==> flow/design.v <==
module final_adder_32 (
    input              clk,
    input              v_in,
    input  [31:0]      sum_in,
    input  [31:0]      carry_in,
    output [31:0]      result,
    output             v_out
);
    wire [31:0] carry_shifted;
    assign carry_shifted = carry_in << 1;
    wire [32:0] full_sum;
    assign full_sum = {1'b0, sum_in} + {1'b0, carry_shifted};
    reg [31:0] result_r;
    reg        v_out_r;
    always @(posedge clk) begin
        if (v_in) begin
            result_r <= full_sum[31:0];
            v_out_r  <= 1'b1;
        end else begin
            v_out_r  <= 1'b0;
        end
    end
    assign result = result_r;
    assign v_out  = v_out_r;
endmodule
* Tool chain data of final_adder_32 *
What the tools print for final_adder_32, step after step.
Line numbers count from 1 in the design file above.
Operators carry their Yosys type and port widths (W data, S select, Z words).
Library cell names are shortened.
A cell with -- has no value.

design
  design top = final_adder_32
  clock input = clk
  standard-cell library = sky130hd
  library corner = tt_025C_1v80

* Word-level counts *
Source: Yosys, flattened and elaborated, memories not mapped. Widths are those after wreduce; folded enables and synchronous resets count as part of the registers. Registers that Yosys merges into a memory's read port (data or address) are not register bits. Print and check cells do not count. Equal cells are merged and count once.

storage and ports
  register bits = 33
  input bits = 66
  output and inout bits = 33
  cells after elaboration = 4

cells by class
  add/subtract/negate cells = 1
  multiplexer cells = 1

operators by type and width
  kind              count
  $add A32 B32 Y32  1
  $mux W1           1

* Logic depth *
Depth = most cells in a row (Yosys ltp): at word level without a register or memory, in the mapped netlist without a sequential cell, where the memories' decode and read muxes count.

logic depth
  depth in word-level cells = 1
  ABC_AREA = 0
  mapped depth = 8
  gate-level depth less buffers = 8

* Netlist *
The flow's flattened synthesis, as Yosys stat reports it; memories are mapped. The netlist is that of the ABC_AREA named above (0 if unset); the other value can give another one.
Totals and module areas in this step are rounded.

cell types
  cell       count  total area (sq um)
  edfxtp_1   32     960.922
  ha_1       30     375.36
  a21oi_1    33     165.158
  xnor2_1    18     157.651
  nand2_1    28     105.101
  nor2_1     26     97.594
  o21ai_0    17     85.082
  nand3_1    14     70.067
  a21o_1     7      52.55
  xor2_1     6      52.55
  nor3_1     9      45.043
  a31oi_4    2      42.541
  a211oi_1   5      37.536
  nand4_1    6      37.536
  buf_6      3      33.782
  clkbuf_1   9      33.782
  a31oi_1    5      31.28
  a2111oi_0  3      26.275

Other cell types: 37; their cells: 57.

synthesis totals
  standard cells after synthesis = 310
  mapped area = 2860 sq um
  sequential area = 981 sq um
  flip-flop cells = 33
  buffers = 15

* Path before layout *
OpenSTA on the mapped netlist: ideal clock, no wires. The path of least setup slack (recovery checks aside). Input and output delay are each 20% of the period. Register names are those of the netlist, which keeps one name where synthesis merged equal registers.

path post-synthesis
  path kind = in2reg
  start point = input port sum_in[1]
  end point = register result_r[19]
  clock period = 4.81 ns
  external input delay = 0.962 ns
  library setup time = 0.273 ns
  launch time at the first pin = 0.962 ns
  arrival = 2.677 ns
  data required time = 4.537 ns
  setup slack = 1.860 ns
  path delay = 1.988 ns
  stages on the path = 8
  path buffers = 0
  period reached after synthesis = 2.95 ns

"path delay" is the arrival time less input delay plus setup time.
"stages on the path" counts driving pins, that of a launching flip-flop among them; a cell with two outputs on the path counts twice.
"period reached after synthesis" is the clock period less the worst setup slack; recovery checks do not enter. This is arithmetic on one report: input and output delays are still those of the set period (20% each).
The rows between start and end are the longest chain of elaborated cells between them; the timing report does not say that the signal goes this way. Where chains are equally long, one stands for them.
Each line given opens the expression or statement behind the cell; cells for indexed reads and writes are added by Yosys, which also makes memories of some case tables.

on the way, post-synthesis
  cell sequence = ha_1 fa_1 a21o_2 a31oi_4 or4_4 nand3_2 a2111oi_0 a311oi_1
  cells in the longest elaborated chain = 1
  elaborated cells between the ends (all ways) = 1
  source lines of those cells = 1
  classes of those cells = add/sub (1)

RTL lines, path post-synthesis
  what              line  source
  from (decl)       4     input  [31:0]      sum_in,
  $add A32 B32 Y32  12    assign full_sum = {1'b0, sum_in} + {1'b0, carry_shifted};
  to (assign)       17    result_r <= full_sum[31:0];
  to (decl)         13    reg [31:0] result_r;

* Timing after layout *
Path of least setup slack in the final report of entry B (OpenROAD, finished layout, wires in). Where an end is a register, its clock arrival counts in the times.

path after layout
  path kind = in2reg
  start point = input port sum_in[8]
  end point = register result_r[23]
  clock period = 2.31 ns
  external input delay = 0.46 ns
  library setup time = 0.24 ns
  launch time at the first pin = 0.46 ns
  arrival = 2.35 ns
  data required time = 2.36 ns
  setup slack = 0.01 ns
  stages on the path = 9
  path buffers = 3

The rows between start and end are the longest chain of elaborated cells between them; the timing report does not say that the signal goes this way. Where chains are equally long, one stands for them.

on the way, after layout
  cell sequence = clkdlybuf4s15_1 ha_4 buf_6 buf_6 nand3_4 or4_4 a31oi_4 a21oi_2 xnor2_1
  cells in the longest elaborated chain = 1
  elaborated cells between the ends (all ways) = 1
  source lines of those cells = 1
  classes of those cells = add/sub (1)

RTL lines, path after layout
  what              line  source
  from (decl)       4     input  [31:0]      sum_in,
  $add A32 B32 Y32  12    assign full_sum = {1'b0, sum_in} + {1'b0, carry_shifted};
  to (assign)       17    result_r <= full_sum[31:0];
  to (decl)         13    reg [31:0] result_r;

Data sheet: physical implementation of final_adder_32

Record of 2 stored runs of the RTL-to-layout flow on final_adder_32, platform sky130hd. The runs are unordered. Constraints: input delay and output delay 20% of the set period each, output load 0.01 pF.
"time of the worst setup path": the worst setup path's part of the clock period (all of it between registers, 20% less for each end at a port) less its slack. A launch clock that arrives late makes it longer, a capture clock that arrives late makes it shorter.
"total power after layout" rests on the timing tool's default activity at the inputs, not on a simulated workload.
The measured numbers are rounded.
Settings: - = not set for that run.
Among the results, - means that no value is shown for the run.

setting or result                               entry A  entry B
period_ns                                       1.81     2.31
CORE_UTILIZATION                                66       40
PLACE_DENSITY                                   0.69     -
CORE_MARGIN                                     9        2
CELL_PAD_IN_SITES_GLOBAL_PLACEMENT              2        -
ABC_AREA                                        1        -
SLEW_MARGIN                                     15       20
CAP_MARGIN                                      20       20
total power after layout (uW)                   -        2630
standard-cell area of the final layout (sq um)  -        5570
worst slack on setup checks (ns)                -        0.011
utilization in the final report (%)             -        81.0
sum of negative setup slack (ns)                -        0.000
time of the worst setup path (ns)               -        1.84
class of the worst setup path                   -        in2reg
full die area (sq um)                           -        7850
chip area in the Yosys report (sq um)           -        2860

Entry A: incomplete, placement halted on GPL-0301
