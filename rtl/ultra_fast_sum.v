==> flow/design.v <==
module high_speed_acc_32bit (
    input wire clk,
    input wire reset,
    input wire [31:0] A,
    input wire [31:0] B,
    output reg [31:0] final_acc
);
    reg [31:0] Ar, Br;
    always @(posedge clk) begin
        Ar <= A;
        Br <= B;
    end
    reg [31:0] acc_s, acc_c;
    wire [31:0] s1, c1, s2, c2;
    wire [31:0] c1_sh, c2_sh;
    assign s1 = Ar ^ Br ^ acc_s;
    assign c1 = (Ar & Br) | (Ar & acc_s) | (Br & acc_s);
    assign c1_sh = {c1[30:0], 1'b0};
    assign s2 = s1 ^ c1_sh ^ acc_c;
    assign c2 = (s1 & c1_sh) | (s1 & acc_c) | (c1_sh & acc_c);
    assign c2_sh = {c2[30:0], 1'b0};
    always @(posedge clk) begin
        if (reset) begin
            acc_s <= 32'h0;
            acc_c <= 32'h0;
        end else begin
            acc_s <= s2;
            acc_c <= c2_sh;
        end
    end
    reg [3:0]  st_res [0:7];  
    reg [7:0]  st_cry;        
    reg [27:0] rem_s1, rem_c1;
    reg [23:0] rem_s2, rem_c2;
    reg [19:0] rem_s3, rem_c3;
    reg [15:0] rem_s4, rem_c4;
    reg [11:0] rem_s5, rem_c5;
    reg [7:0]  rem_s6, rem_c6;
    reg [3:0]  rem_s7, rem_c7;
    reg [3:0] d1_0;
    reg [7:0] d2_0;
    reg [11:0] d3_0;
    reg [15:0] d4_0;
    reg [19:0] d5_0;
    reg [23:0] d6_0;
    reg [27:0] d7_0;
    always @(posedge clk) begin
        {st_cry[0], st_res[0]} <= acc_s[3:0] + acc_c[3:0];
        rem_s1 <= acc_s[31:4]; rem_c1 <= acc_c[31:4];
        {st_cry[1], st_res[1]} <= rem_s1[3:0] + rem_c1[3:0] + st_cry[0];
        rem_s2 <= rem_s1[27:4]; rem_c2 <= rem_c1[27:4];
        d1_0 <= st_res[0];
        {st_cry[2], st_res[2]} <= rem_s2[3:0] + rem_c2[3:0] + st_cry[1];
        rem_s3 <= rem_s2[23:4]; rem_c3 <= rem_c2[23:4];
        d2_0 <= {st_res[1], d1_0};
        {st_cry[3], st_res[3]} <= rem_s3[3:0] + rem_c3[3:0] + st_cry[2];
        rem_s4 <= rem_s3[19:4]; rem_c4 <= rem_c3[19:4];
        d3_0 <= {st_res[2], d2_0};
        {st_cry[4], st_res[4]} <= rem_s4[3:0] + rem_c4[3:0] + st_cry[3];
        rem_s5 <= rem_s4[15:4]; rem_c5 <= rem_c4[15:4];
        d4_0 <= {st_res[3], d3_0};
        {st_cry[5], st_res[5]} <= rem_s5[3:0] + rem_c5[3:0] + st_cry[4];
        rem_s6 <= rem_s5[11:4]; rem_c6 <= rem_c5[11:4];
        d5_0 <= {st_res[4], d4_0};
        {st_cry[6], st_res[6]} <= rem_s6[3:0] + rem_c6[3:0] + st_cry[5];
        rem_s7 <= rem_s6[7:4]; rem_c7 <= rem_c6[7:4];
        d6_0 <= {st_res[5], d5_0};
        final_acc[31:28] <= rem_s7[3:0] + rem_c7[3:0] + st_cry[6];
        final_acc[27:0]  <= {st_res[6], d6_0};
    end
endmodule
-- From RTL to reports: high_speed_acc_32bit
Tool output for the design above, in the order of the flow.
Lines are those of the file above, counted from 1.
Operators: Yosys type, input widths -> output width; for muxes data width and select width s.
Library cell names are shortened.
The mark -- stands for no value.
- top module: high_speed_acc_32bit
- clock: clk
- standard-cell library: sky130hd
- timing corner: tt_025C_1v80

-- After elaboration
Yosys after proc, flatten, opt, wreduce and memory -nomap, before mapping. Enables and synchronous resets that opt folds into registers are not counted as muxes. Print and check cells are not counted. Equal cells are merged and count once.
- noted $add $sub $neg: 15
- multipliers at 0
- div/mod/pow operators at 0
- noted order comparisons: 0
- noted equality and inequality tests: 0
- shifts and indexed selects: 0
- noted multiplexer cells: 0
- noted bitwise operators: 14
- reduce/logical cells: 0
- operators with widths (kind ; number):
    $and 31x31->31 ; 6
    $xor 32x32->32 ; 4
    $or 31x31->31 ; 4
    $add 4x4->5 ; 7
    $add 5x1->5 ; 6
    $add 4x1->4 ; 1
    $add 4x4->4 ; 1
- register bits at 503
- noted latch bits: 0
- noted bits in writable memories: 0
- noted memory bits (read-only): 0
- word width x clocked read ports: 0
- memories kept: 0
- noted input bits: 66
- output and inout bits at 32

-- Longest topological paths
Yosys ltp: most cells in a row. Word level: on the elaborated netlist, between registers, memories and ports. Mapped: between sequential cells and ports; inverters and the memories' decode and read muxes count.
- noted depth after elaboration: 6
- noted ABC_AREA: 1
- gate-level depth with buffers at 9

-- Mapped cells and area
Yosys stat after the flow's synthesis: flattened, memories mapped to cells. It holds for the ABC_AREA given above (unset counts as 0); a run with the other value may have another netlist.
- cell count at 845
- synthesis area: 0.0128999 sq mm
- noted area of sequential cells: 0.0100296 sq mm
- noted flip-flops: 501
- buffer cells: 7
- cells by type (type ; number):
    dfxtp_1 ; 501
    fa_1 ; 75
    inv_1 ; 113
    ha_1 ; 22
    nor2_1 ; 62
    xnor2_1 ; 10
    nand2_1 ; 21
    a21oi_1 ; 14
    buf_6 ; 6
    xor2_1 ; 5
    nand3_1 ; 7
    o21ai_0 ; 6
    nand3_2 ; 1
    buf_4 ; 1
    nand2_2 ; 1

-- Path before layout
Path of least setup slack by OpenSTA after synthesis, without wires, with an ideal clock, recovery checks aside; 20% of the period is set as input and as output delay. Where synthesis merged equal registers, the netlist keeps one of their names.
- path kind: flip-flop to flip-flop
- from: register Ar[10]
- to: register acc_s[10]
- period at 1.44 ns
- noted setup time: 0.112 ns
- time at the first pin: 0.000 ns
- arrival: 1.339 ns
- required time at 1.328 ns
- path slack at -0.011 ns
- noted delay of the path: 1.451 ns
- noted stages: 5
- period reached after synthesis: 1.451 ns
"delay of the path" is the arrival time less input delay plus setup time.
"stages": output pins that drive a net of the path, with the launching flip-flop's if there is one; two outputs of one cell count as two.
"period reached after synthesis" = period - worst setup slack (recovery checks aside). The figure is calculated, with input and output delays left at 20% of the set period.
Between the ends stands the longest chain of elaborated cells between them, by number of cells; it is not shown to be the way that was timed. Of several equally long chains one is given.
Each line given opens the expression or statement behind the cell; cells for indexed reads and writes are added by Yosys, which also makes memories of some case tables.
- cell sequence: dfxtp_1 -> fa_1 -> fa_1 -> inv_1 -> nor2_1
- length of the longest elaborated chain: 4
- noted elaborated cells between the ends (all ways): 4
- noted RTL lines with such cells: 2
- RTL lines, path post-synthesis (element ; line ; RTL):
    start: declaration ; 8 ; reg [31:0] Ar, Br;
    start: assignment ; 10 ; Ar <= A;
    $xor 32x32->32 x2 ; 16 ; assign s1 = Ar ^ Br ^ acc_s;
    $xor 32x32->32 x2 ; 19 ; assign s2 = s1 ^ c1_sh ^ acc_c;
    end: assignment ; 24 ; acc_s <= 32'h0;
    end: assignment ; 27 ; acc_s <= s2;
    end: declaration ; 13 ; reg [31:0] acc_s, acc_c;
Some nets on the timed path still bear RTL names; the line given drives or declares the net.
- named nets, post-synthesis (net ; line):
    s2[10] ; 19

-- Path in the finished layout
From the final timing report of flow run 1: the path of least setup slack in the routed layout; clock arrival at registers is part of the times.
- path kind: flip-flop to output port
- from: register final_acc[29]
- to: output final_acc[29]
- period at 2.83 ns
- noted output delay: 0.57 ns
- time at the first pin: 0.59 ns
- arrival: 1.49 ns
- required time at 2.26 ns
- path slack at 0.77 ns
- noted stages: 2
- cell sequence: dfxtp_1 -> clkdlybuf4s50_1
- length of the longest elaborated chain: 0
- noted elaborated cells between the ends (all ways): 0
- noted RTL lines with such cells: 0
- RTL lines, path post-layout (element ; line ; RTL):
    start: declaration ; 6 ; output reg [31:0] final_acc
    start: assignment ; 68 ; final_acc[31:28] <= rem_s7[3:0] + rem_c7[3:0] + st_cry[6];
    end: declaration ; 6 ;

Measured data: module high_speed_acc_32bit, platform sky130hd, 2 stored runs of the flow under differing settings, order arbitrary. Input and output delays are each 20% of the period that was set; the output load is 0.01 pF.
"period achieved" = clock period - worst setup slack. The figure is calculated, with input and output delays left at 20% of the set period.
"time on the worst setup path" means the part of the period allowed to the worst setup path (the constraints hold back 20% at inputs and 20% at outputs) less its slack; where the path has registers, the arrival times of their clocks count too.
By "power" is meant OpenSTA's value without simulated activity: inputs other than the clock are taken to toggle once in ten clock periods, and the tool carries that through the logic.

Flow run 1

==> flow/run.sh <==
#!/bin/bash
# the make line also repeats the synthesis and layout settings of config.mk as NAME=value (left out here)
make -C /OpenROAD-flow-scripts/flow DESIGN_CONFIG=/design/flow/config.mk WORK_HOME=/design/flow/orfs CLKGATE_MAP_FILE= finish
==> flow/config.mk <==
export PLATFORM = sky130hd
export DESIGN_NAME = high_speed_acc_32bit
export DESIGN_NICKNAME = high_speed_acc_32bit
export VERILOG_FILES = /design/flow/design.v
export SDC_FILE = /design/flow/constraint.sdc
export NUM_CORES = 4
export LEC_CHECK = 0
export ABC_AREA = 1
export CAP_MARGIN = 35
export CELL_PAD_IN_SITES_GLOBAL_PLACEMENT = 3
export CORE_MARGIN = 2
export CORE_UTILIZATION = 19
export MAX_ROUTING_LAYER = met5
export PLACE_DENSITY = 0.37
export SLEW_MARGIN = 20
export TNS_END_PERCENT = 60
==> flow/constraint.sdc <==
create_clock -name core_clock -period 2.83 [get_ports {clk}]
set_input_delay 0.5660 -clock core_clock [delete_from_list [all_inputs] [get_ports {clk}]]
set_output_delay 0.5660 -clock core_clock [all_outputs]
set_load 0.01 [all_outputs]

Measured in flow run 1:
- noted the chip area after synthesis (Yosys): 0.0128999 sq mm
- noted the full die area: 0.0699946 sq mm
- std-cell area (final layout): 0.0169037 sq mm
- noted the utilization after layout: 25.2 %
- setup slack of the worst path: 0.772 ns
- total negative slack on setup checks at 0.000 ns
- worst-case hold slack: 0.322 ns
- noted the power: 20306 uW
- noted the period achieved: 2.058 ns
- time on the worst setup path: 1.49 ns
- worst path kind: flip-flop to output port

Flow run 2

==> flow/run.sh <==
#!/bin/bash
# the make line also repeats the synthesis and layout settings of config.mk as NAME=value (left out here)
make -C /OpenROAD-flow-scripts/flow DESIGN_CONFIG=/design/flow/config.mk WORK_HOME=/design/flow/orfs CLKGATE_MAP_FILE= finish
==> flow/config.mk <==
export PLATFORM = sky130hd
export DESIGN_NAME = high_speed_acc_32bit
export DESIGN_NICKNAME = high_speed_acc_32bit
export VERILOG_FILES = /design/flow/design.v
export SDC_FILE = /design/flow/constraint.sdc
export NUM_CORES = 4
export LEC_CHECK = 0
export CAP_MARGIN = 20
export CORE_MARGIN = 2
export CORE_UTILIZATION = 40
export SETUP_SLACK_MARGIN = -0.15
export SLEW_MARGIN = 20
==> flow/constraint.sdc <==
create_clock -name core_clock -period 1.7 [get_ports {clk}]
set_input_delay 0.3400 -clock core_clock [delete_from_list [all_inputs] [get_ports {clk}]]
set_output_delay 0.3400 -clock core_clock [all_outputs]
set_load 0.01 [all_outputs]

Measured in flow run 2:
- noted the chip area after synthesis (Yosys): 0.0127585 sq mm
- noted the full die area: 0.0333409 sq mm
- std-cell area (final layout): 0.0159578 sq mm
- noted the utilization after layout: 50.7 %
- setup slack of the worst path: -0.087 ns
- total negative slack on setup checks at -0.580 ns
- worst-case hold slack: 0.160 ns
- noted the power: 31489 uW
- noted the period achieved: 1.787 ns
- time on the worst setup path: 1.45 ns
- worst path kind: flip-flop to output port
