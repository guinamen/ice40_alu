==> flow/design.v <==
module comb_bit_reverser #(parameter WIDTH = 32) (
    input  wire [WIDTH-1:0] in_data,
    output wire [WIDTH-1:0] out_data
);
    genvar i;
    generate
        for (i = 0; i < WIDTH; i = i + 1) begin : gen_rev
            assign out_data[i] = in_data[WIDTH-1-i];
        end
    endgenerate
endmodule
module comb_block_mux #(
    parameter integer WIDTH = 32,
    parameter integer BLOCK = 16,
    parameter integer BLOCK_OFFSET = 0,
    parameter integer SHIFT_AMT = 1
)(
    input  wire [WIDTH-1:0] in_full,
    input  wire             do_shift,
    input  wire             fill_bit,
    output wire [BLOCK-1:0] out_block
);
    genvar j;
    generate
        for (j = 0; j < BLOCK; j = j + 1) begin : bit_logic
            localparam integer my_idx = BLOCK_OFFSET + j;
            localparam integer src_idx = my_idx + SHIFT_AMT;
            if (src_idx < WIDTH) begin
                assign out_block[j] = do_shift ? in_full[src_idx] : in_full[my_idx];
            end else begin
                assign out_block[j] = do_shift ? fill_bit : in_full[my_idx];
            end
        end
    endgenerate
endmodule
module pipelined_shifter_core #(
    parameter integer WIDTH = 32,  
    parameter integer BLOCK = 16    
)(
    input  wire             clk,
    input  wire [1:0]       opcode,
    input  wire [$clog2(WIDTH)-1:0] shamt, 
    input  wire             v_in,
    input  wire [WIDTH-1:0] din,
    output reg  [WIDTH-1:0] dout,
    output reg              v_out
);
    function integer clog2;
        input integer value;
        begin
            value = value - 1;
            for (clog2 = 0; value > 0; clog2 = clog2 + 1)
                value = value >> 1;
        end
    endfunction
    localparam integer STAGES = clog2(WIDTH);  
    reg [WIDTH-1:0] pipe_data  [STAGES:0]; 
    reg [STAGES-1:0] pipe_shamt [STAGES:0];  
    reg             pipe_fill  [STAGES:0];
    reg             pipe_rev   [STAGES:0];
    reg             pipe_valid [STAGES:0];
    wire [WIDTH-1:0] din_reversed;
    comb_bit_reverser #(.WIDTH(WIDTH)) rev_in (.in_data(din), .out_data(din_reversed));
    wire is_left  = (opcode == 2'b00);
    wire is_arith = (opcode == 2'b10);
    always @(posedge clk) begin
        pipe_data[STAGES]  <= is_left ? din_reversed : din;
        pipe_fill[STAGES]  <= is_arith ? din[WIDTH-1] : 1'b0;
        pipe_rev[STAGES]   <= is_left;
        pipe_shamt[STAGES] <= shamt;
        pipe_valid[STAGES] <= v_in;
    end
    genvar i, b;
    generate
        for (i = STAGES - 1; i >= 0; i = i - 1) begin : gen_stages
            localparam integer SHIFT_AMT = 1 << i;
            wire [WIDTH-1:0] stage_comb_res;
            for (b = 0; b < WIDTH/BLOCK; b = b + 1) begin : gen_blocks
                comb_block_mux #(
                    .WIDTH(WIDTH), 
                    .BLOCK(BLOCK), 
                    .BLOCK_OFFSET(b*BLOCK), 
                    .SHIFT_AMT(SHIFT_AMT)
                ) u_blk (
                    .in_full(pipe_data[i+1]), 
                    .do_shift(pipe_shamt[i+1][i]), 
                    .fill_bit(pipe_fill[i+1]),
                    .out_block(stage_comb_res[b*BLOCK +: BLOCK])
                );
            end
            always @(posedge clk) begin
                pipe_data[i]  <= stage_comb_res;
                pipe_shamt[i] <= pipe_shamt[i+1];  
                pipe_fill[i]  <= pipe_fill[i+1];
                pipe_rev[i]   <= pipe_rev[i+1];
                pipe_valid[i] <= pipe_valid[i+1];
            end
        end
    endgenerate
    wire [WIDTH-1:0] data_final_reversed;
    comb_bit_reverser #(.WIDTH(WIDTH)) rev_out (.in_data(pipe_data[0]), .out_data(data_final_reversed));
    always @(posedge clk) begin
        dout  <= pipe_rev[0] ? data_final_reversed : pipe_data[0];
        v_out <= pipe_valid[0];
    end
endmodule
module shifter_io_wrapper #(
    parameter integer WIDTH = 16,
    parameter integer BLOCK = 8
)(
    input  wire             clk,
    input  wire             v_in,
    input  wire [1:0]       opcode,
    input  wire [$clog2(WIDTH)-1:0] shamt, 
    input  wire [WIDTH-1:0] din,
    output wire [WIDTH-1:0] dout,
    output wire             v_out
);
    function integer clog2;
        input integer value;
        begin
            value = value - 1;
            for (clog2 = 0; value > 0; clog2 = clog2 + 1)
                value = value >> 1;
        end
    endfunction
    localparam SHAMT_W = clog2(WIDTH);
    (* IOB = "true" *) reg [WIDTH-1:0] din_iob;
    (* IOB = "true" *) reg [1:0]       opcode_iob;
    (* IOB = "true" *) reg [SHAMT_W-1:0] shamt_iob;
    (* IOB = "true" *) reg             v_iob;
    always @(posedge clk) begin
        din_iob    <= din;
        opcode_iob <= opcode;
        shamt_iob  <= shamt;
        v_iob      <= v_in;
    end
    wire [WIDTH-1:0] core_out;
    wire             core_vout;
    pipelined_shifter_core #(
        .WIDTH(WIDTH),
        .BLOCK(BLOCK)
    ) u_core (
        .clk   (clk),
        .opcode(opcode_iob),
        .shamt (shamt_iob),
        .v_in  (v_iob),
        .din   (din_iob),
        .dout  (core_out),
        .v_out (core_vout)
    );
    (* IOB = "true" *) reg [WIDTH-1:0] dout_iob;
    (* IOB = "true" *) reg             v_out_iob;
    always @(posedge clk) begin
        dout_iob  <= core_out;
        v_out_iob <= core_vout;
    end
    assign dout  = dout_iob;
    assign v_out = v_out_iob;
endmodule
Step by step through the tools: shifter_io_wrapper

What the tools print for shifter_io_wrapper, step after step.
Line numbers count from 1 in the design file above.
Library cell names are shortened.
Not given: n/a

Top: shifter_io_wrapper
Clock input: clk
Cell library: sky130hd
Timing corner: tt_025C_1v80

Word level

Source: Yosys, flattened and elaborated. Widths are those after wreduce; folded enables and synchronous resets count as part of the registers. Registers that Yosys merges into a memory's read port (data or address) are not register bits. Print and check cells do not count. Equal cells are merged and count once.

Input port bits: 24
Bits in registers: 161
Output and inout bits: 17

Muxes and demuxes: 66
Reduce/logical cells: 1
Eq/ne operators: 1

Operator list:

| cell                                  | count |
| 1-bit two-way mux                     | 64 |
| 16-bit two-way mux                    | 2 |
| 2-bit == test (second input constant) | 1 |
| 2-bit zero test                       | 1 |

Logic depth

Depth = most cells in a row (Yosys ltp): at word level without a register or memory, in the mapped netlist without a sequential cell, where the memories' decode and read muxes count.

Depth in word-level cells: 2
ABC_AREA: 1
Depth in mapped cells: 5
Gate-level depth less buffers: 3

Synthesis result

Source: synth_stat.txt of the flow (Yosys; design flattened, memories mapped). It holds for the ABC_AREA given above (unset counts as 0); a run with the other value may have another netlist.

Cell types:

| cell     | count |
| dfxtp_1  | 161 |
| o21ai_0  | 52 |
| nand2_1  | 61 |
| a21oi_1  | 40 |
| nor2_1   | 41 |
| inv_1    | 40 |
| buf_2    | 11 |
| buf_4    | 4 |
| buf_6    | 2 |
| buf_12   | 1 |
| nor2_8   | 1 |
| o21ai_1  | 4 |
| nand2_2  | 1 |
| clkbuf_2 | 1 |
| clkbuf_1 | 1 |

Cells in the netlist: 421
Synthesis area: 4,399.2 um^2
Flip-flops: 161

Worst setup path after synthesis

Path of least setup slack by OpenSTA after synthesis, without wires, with an ideal clock, recovery checks aside; 20% of the period is set as input and as output delay. Where synthesis merged equal registers, the netlist keeps one of their names.

Path kind: flip-flop to flip-flop
Start point: reg opcode_iob[0]
End point: reg u_core.pipe_data[4][13]
Stages on the path: 5
Setup slack: 471 ps
Delay of the path: 879 ps
Arrival time: 760 ps
Required time: 1,231 ps
Buffers on the path: 2
Clock period: 1,350 ps
Synthesis period reached: 879 ps

"delay of the path" = arrival - input delay + setup time.
"stages on the path": output pins that drive a net of the path, with the launching flip-flop's if there is one; two outputs of one cell count as two.
"synthesis period reached" is the clock period less the worst setup slack; recovery checks do not enter. This is arithmetic on one report: input and output delays are still those of the set period (20% each).
Between the ends stands the longest chain of elaborated cells between them, by number of cells; it is not shown to be the way that was timed. Of several equally long chains one is given.
A line is the first line of the expression or statement that the cell stems from. Yosys adds cells for indexed reads and writes and turns some case tables into memories.

Path through: dfxtp_1 buf_6 buf_4 o21ai_0 nand2_1
Cells in the longest elaborated chain: 2
Elaborated cells between the ends (all ways): 2
Source lines of those cells: 2
Classes of those cells: mux (1); reduce/logical (1)

Ends and longest elaborated chain, post-synthesis:

| what               | RTL line | source |
| from (decl)        | 129      | `(* IOB = "true" *) reg [1:0]       opcode_iob;` |
| from (assign)      | 134      | `opcode_iob <= opcode;` |
| 2-bit zero test    | 64       | `wire is_left  = (opcode == 2'b00);` |
| 16-bit two-way mux | 67       | `pipe_data[STAGES]  <= is_left ? din_reversed : din;` |
| to (assign)        | 67       |  |
| to (decl)          | 57       | `reg [WIDTH-1:0] pipe_data  [STAGES:0];` |

Path in the finished layout

Path of least setup slack in the final report of job 1 (OpenROAD, finished layout, wires in). Where an end is a register, its clock arrival counts in the times.
The report prints the path's times to 10 ps; the period is as set.

Path kind: flip-flop to output port
Start point: reg dout_iob[3]
End point: out dout[3]
Setup slack: 150 ps
Required time: 1,510 ps
Buffers on the path: 1
Arrival time: 1,360 ps
Stages on the path: 2
Clock period: 1,890 ps

Path through: dfxtp_1 clkdlybuf4s50_1
Cells in the longest elaborated chain: 0
Elaborated cells between the ends (all ways): 0
Source lines of those cells: 0

Ends and longest elaborated chain, after layout:

| what          | RTL line | source |
| from (decl)   | 152      | `(* IOB = "true" *) reg [WIDTH-1:0] dout_iob;` |
| from (assign) | 155      | `dout_iob  <= core_out;` |
| to (decl)     | 116      | `output wire [WIDTH-1:0] dout,` |

Data sheet: physical implementation of shifter_io_wrapper

Design shifter_io_wrapper on sky130hd. What follows are 2 stored runs of the flow, each under its own settings; their order means nothing. The constraints put input and output delay at 20% of the set period each and load the outputs with 0.01 pF.
"clock period reached" means the clock period less the worst setup slack. The figure is calculated, with input and output delays left at 20% of the set period.
"time of the worst setup path" means the part of the period allowed to the worst setup path (the constraints hold back 20% at inputs and 20% at outputs) less its slack; where the path has registers, the arrival times of their clocks count too.
By "total power after layout" is meant OpenSTA's value without simulated activity: inputs other than the clock are taken to toggle once in ten clock periods, and the tool carries that through the logic.
"time of the worst setup path" is known to 10 ps.
A setting shown as -- is not set for that run.

| setting or result                     | job 1                    | job 2                    |
| period_ns                             | 1.89                     | 1.12                     |
| CORE_UTILIZATION                      | 40                       | 47                       |
| SETUP_SLACK_MARGIN                    | -0.07                    | --                       |
| PLACE_DENSITY_LB_ADDON                | 0.13                     | 0.12                     |
| CELL_PAD_IN_SITES_GLOBAL_PLACEMENT    | 1                        | 3                        |
| CELL_PAD_IN_SITES_DETAIL_PLACEMENT    | 2                        | 2                        |
| ABC_AREA                              | 1                        | --                       |
| CAP_MARGIN                            | 35                       | 0                        |
| SLEW_MARGIN                           | 0                        | 20                       |
| CORE_MARGIN                           | 2                        | 9                        |
| CORE_ASPECT_RATIO                     | --                       | 1.26                     |
| GPL_TIMING_DRIVEN                     | --                       | 1                        |
| CTS_CLUSTER_SIZE                      | --                       | 87                       |
| MIN_ROUTING_LAYER                     | --                       | met2                     |
| MAX_ROUTING_LAYER                     | --                       | met5                     |
| time of the worst setup path (ps)     | 1,360                    | 920                      |
| critical path kind                    | flip-flop to output port | flip-flop to output port |
| total power after layout (uW)         | 7,789                    | 13,261                   |
| std-cell area (final layout) (um^2)   | 5,492.8                  | 5,597.9                  |
| final utilization (%)                 | 50.9                     | 61.3                     |
| die footprint (um^2)                  | 11,852.7                 | 13,284.8                 |
| setup TNS (ps)                        | 0                        | -26                      |
| clock period reached (ps)             | 1,736                    | 1,146                    |
| setup slack of the critical path (ps) | 154                      | -26                      |
| chip area in the Yosys report (um^2)  | 4,399.2                  | 4,436.8                  |
| smallest hold slack (ps)              | 294                      | 236                      |
